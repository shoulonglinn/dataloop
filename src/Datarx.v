==> flow/design.v <==
`timescale 1ns / 1ps
module Datarx(
    input wire clk_50MHz,
    input wire clk_400MHz,
    input wire data_in,
    input wire reset,
    output wire [7:0] data_out
); 
    reg [2:0] count;
    reg [7:0]data_reg;
    reg [7:0] data_out_reg;
    always @(posedge clk_400MHz or posedge reset) begin
        if (reset) begin
            count <= 7;
        end else begin
            if (count == 0) begin
                count <= 7;
            end else begin
                count <= count - 1;
            end
        end
    end
    always @(posedge clk_400MHz or posedge reset) begin
        if (reset) begin
            data_reg <= 8'b0;
        end else begin
            if (count > 0) begin
                data_reg[count] <= data_in;
            end
            else
                data_out_reg <= {data_reg[7:1],data_in};
        end
    end
    assign data_out = data_out_reg;
endmodule
# Reports on Datarx
# What the tools print for Datarx, step after step.
# Lines are those of the file above, counted from 1.
# Operators: Yosys type, input widths -> output width; for muxes data width and select width s.
# Cell names lack the library's common part.
# Not given: --
[setup]
design = "Datarx"
clock_port = "clk_400MHz"
library = "sky130hd"
lib_corner = "tt_025C_1v80"

# Word level
# Source: Yosys, flattened and elaborated, memories not mapped. Widths are those after wreduce. Registers that Yosys merges into a memory's read port (data or address) are not register bits. Print and check cells do not count. Equal cells are merged and count once.
[word_totals]
wordCells = 16
out_inout_bits = 8
inputBits = 4
reg_bits = 19
[op_classes]
reduce_logical = 2
cmp = 1
add_sub_neg = 2
n_shift = 2
mux = 1
logic = 5
[ops]
columns = ["operator", "n"]
rows = [
  ["$shift 1x4->8", 1],
  ["$shift 1x4->8 const A", 1],
  ["$and 8x8->8", 1],
  ["$or 8x8->8", 1],
  ["$not 8->8", 1],
  ["$neg 3->4", 1],
  ["$sub 3x1->3 const B", 1],
  ["$gt 3x1->1 const B", 1],
  ["$logic_not 3->1", 1],
  ["$mux 3", 1],
  ["$not 1->1", 2],
  ["$reduce_and 2->1", 1],
]

# Depth
# Depth = most cells in a row (Yosys ltp): at word level without a register or memory, in the mapped netlist without a sequential cell, where the memories' decode and read muxes count.
[depth]
depth_word = 5
abc_area = 0
depth_mapped = 6
ltp_nobuf = 6

# Netlist
# Yosys stat after the flow's synthesis: flattened, memories mapped to cells. It holds for the ABC_AREA given above (unset counts as 0); a run with the other value may have another netlist.
# Totals and module areas in this step are rounded.
[synth_totals]
seqArea_mm2 = 0.000494
mapped_area_mm2 = 0.000746
buffers = 0
mapped_cells = 52
ff_cells = 18
[types]
columns = ["cell_type", "n", "type_area_um2"]
rows = [
  ["edfxtp_1", 8, 240.23],
  ["dfrtp_1", 7, 175.168],
  ["dfstp_2", 3, 78.826],
  ["ha_1", 4, 50.048],
  ["o2bb2ai_1", 3, 26.275],
  ["inv_1", 6, 22.522],
  ["mux2_1", 2, 22.522],
  ["nand3_1", 4, 20.019],
  ["o21ba_4", 1, 16.266],
  ["mux2_4", 1, 15.014],
  ["nand2_1", 4, 15.014],
  ["nand2b_1", 2, 12.512],
  ["and3_4", 1, 11.261],
  ["a32o_1", 1, 10.01],
  ["nor2b_2", 1, 8.758],
  ["nor2_1", 2, 7.507],
  ["or2b_1", 1, 7.507],
  ["and3_1", 1, 6.256],
]

# Worst setup path after synthesis
# Source: OpenSTA report_checks on the synthesized netlist (no wires, ideal clock, input and output delay 20% of the period each), path of least setup slack; recovery checks are left aside. Register names are those of the netlist, which keeps one name where synthesis merged equal registers.
[synth_timing]
path_type = "reg-to-reg"
start = "register count[0]"
end = "register data_reg[4]"
period_ns = 2.03
t_required_ns = 1.905
stages = 7
setup_ns = 0.125
n_path_buf = 0
slack_ns = 0.131
path_delay_ns = 1.899
launch_ns = 0.000
arrival_time_ns = 1.774
synth_period_reached_ns = 1.899
# "path_delay_ns" = arrival - input delay + setup time.
# "stages": output pins that drive a net of the path, with the launching flip-flop's if there is one; two outputs of one cell count as two.
# "synth_period_reached_ns" is the clock period less the worst setup slack; recovery checks do not enter. This is arithmetic on one report: input and output delays are still those of the set period (20% each).
# Between the ends stands the longest chain of elaborated cells between them, by number of cells; it is not shown to be the way that was timed. Of several equally long chains one is given.
# A line is the first line of the expression or statement that the cell stems from. Yosys adds cells for indexed reads and writes and turns some case tables into memories.
# At most two assigning lines are given for a register; there are more.
[synth_between]
cell_sequence = "dfstp_2 -> inv_1 -> ha_1 -> ha_1 -> nor2b_2 -> and3_4 -> mux2_4"
elab_chain_cells = 5
cells_between = 7
cone_lines = 2
classes_between = "add/sub (1); compare (1); shift (2); logic (3)"
[synth_lines]
columns = ["element", "line_no", "text"]
rows = [
  ["from (decl)", 9, "reg [2:0] count;"],
  ["from (assign)", 14, "count <= 7;"],
  ["from (assign)", 19, "count <= count - 1;"],
  ["$neg 3->4", 28, "data_reg[count] <= data_in;"],
  ["$shift 1x4->8", 28, ""],
  ["$not 8->8", 28, ""],
  ["$and 8x8->8", 28, ""],
  ["$or 8x8->8", 28, ""],
  ["to (assign)", 25, "data_reg <= 8'b0;"],
  ["to (assign)", 28, ""],
  ["to (decl)", 10, "reg [7:0]data_reg;"],
]

# Path in the finished layout
# Path of least setup slack in the final report of run 1 (OpenROAD, finished layout, wires in). Where an end is a register, its clock arrival counts in the times.
[layout_timing]
path_type = "reg-to-reg"
start = "register count[0]"
end = "register data_reg[4]"
stages = 7
n_path_buf = 0
arrival_time_ns = 2.22
launch_ns = 0.28
slack_ns = 0.88
period_ns = 2.92
setup_ns = 0.10
t_required_ns = 3.10
# Between the ends stands the longest chain of elaborated cells between them, by number of cells; it is not shown to be the way that was timed. Of several equally long chains one is given.
# At most two assigning lines are given for a register; there are more.
[layout_between]
cell_sequence = "dfstp_2 -> inv_1 -> ha_1 -> ha_1 -> nor2b_2 -> and3_4 -> mux2_4"
elab_chain_cells = 5
cells_between = 7
cone_lines = 2
classes_between = "add/sub (1); compare (1); shift (2); logic (3)"
[layout_lines]
columns = ["element", "line_no", "text"]
rows = [
  ["from (decl)", 9, "reg [2:0] count;"],
  ["from (assign)", 14, "count <= 7;"],
  ["from (assign)", 19, "count <= count - 1;"],
  ["$neg 3->4", 28, "data_reg[count] <= data_in;"],
  ["$shift 1x4->8", 28, ""],
  ["$not 8->8", 28, ""],
  ["$and 8x8->8", 28, ""],
  ["$or 8x8->8", 28, ""],
  ["to (assign)", 25, "data_reg <= 8'b0;"],
  ["to (assign)", 28, ""],
  ["to (decl)", 10, "reg [7:0]data_reg;"],
]

# Settings and measured results of 2 stored flow runs for module Datarx (sky130hd), not sorted in any way. The constraints put input and output delay at 20% of the set period each and load the outputs with 0.01 pF.
# "period_less_ws_ns": clock period set for the run, less the worst setup slack. It is reckoned from that one timing run; input and output delays stay at 20% of the period that was set.
# By "worst_path_ns" is meant the share of the clock period that the worst setup path is allowed (20% is reserved at inputs, 20% at outputs), minus its slack. Clock arrival times at its registers enter into it.
# "final_power_uw" is the tool's figure for a default switching activity; nothing was simulated.
# Results are given in rounded form.

[[run]]
name = "run 1"
[run.settings]
period_ns = 2.92
CAP_MARGIN = 20
CORE_MARGIN = 2
CORE_UTILIZATION = 40
SLEW_MARGIN = 20
[run.results]
worstSetupSlack_ns = 0.882
worst_path_ns = 2.04
path_kind = "reg-to-reg"
final_cell_area_mm2 = 0.000911
die_mm2 = 0.00223
final_power_uw = 427
fin_tns_ns = 0.000
final_util_pct = 52.2
yosys_chip_area_mm2 = 0.000746
hold_ws_ns = 0.457
period_less_ws_ns = 2.038

[[run]]
name = "run 2"
[run.settings]
period_ns = 3.2
CORE_UTILIZATION = 17
SETUP_SLACK_MARGIN = 0.35
PLACE_DENSITY_LB_ADDON = 0.19
CELL_PAD_IN_SITES_GLOBAL_PLACEMENT = 3
GPL_ROUTABILITY_DRIVEN = 0
CTS_CLUSTER_SIZE = 95
CTS_CLUSTER_DIAMETER = 249
SLEW_MARGIN = 30
CAP_MARGIN = 20
CORE_MARGIN = 2
[run.results]
worstSetupSlack_ns = 1.16
worst_path_ns = 2.04
path_kind = "reg-to-reg"
final_cell_area_mm2 = 0.000963
die_mm2 = 0.00493
final_power_uw = 438
fin_tns_ns = 0.000
final_util_pct = 22.4
yosys_chip_area_mm2 = 0.000746
hold_ws_ns = 0.451
period_less_ws_ns = 2.044
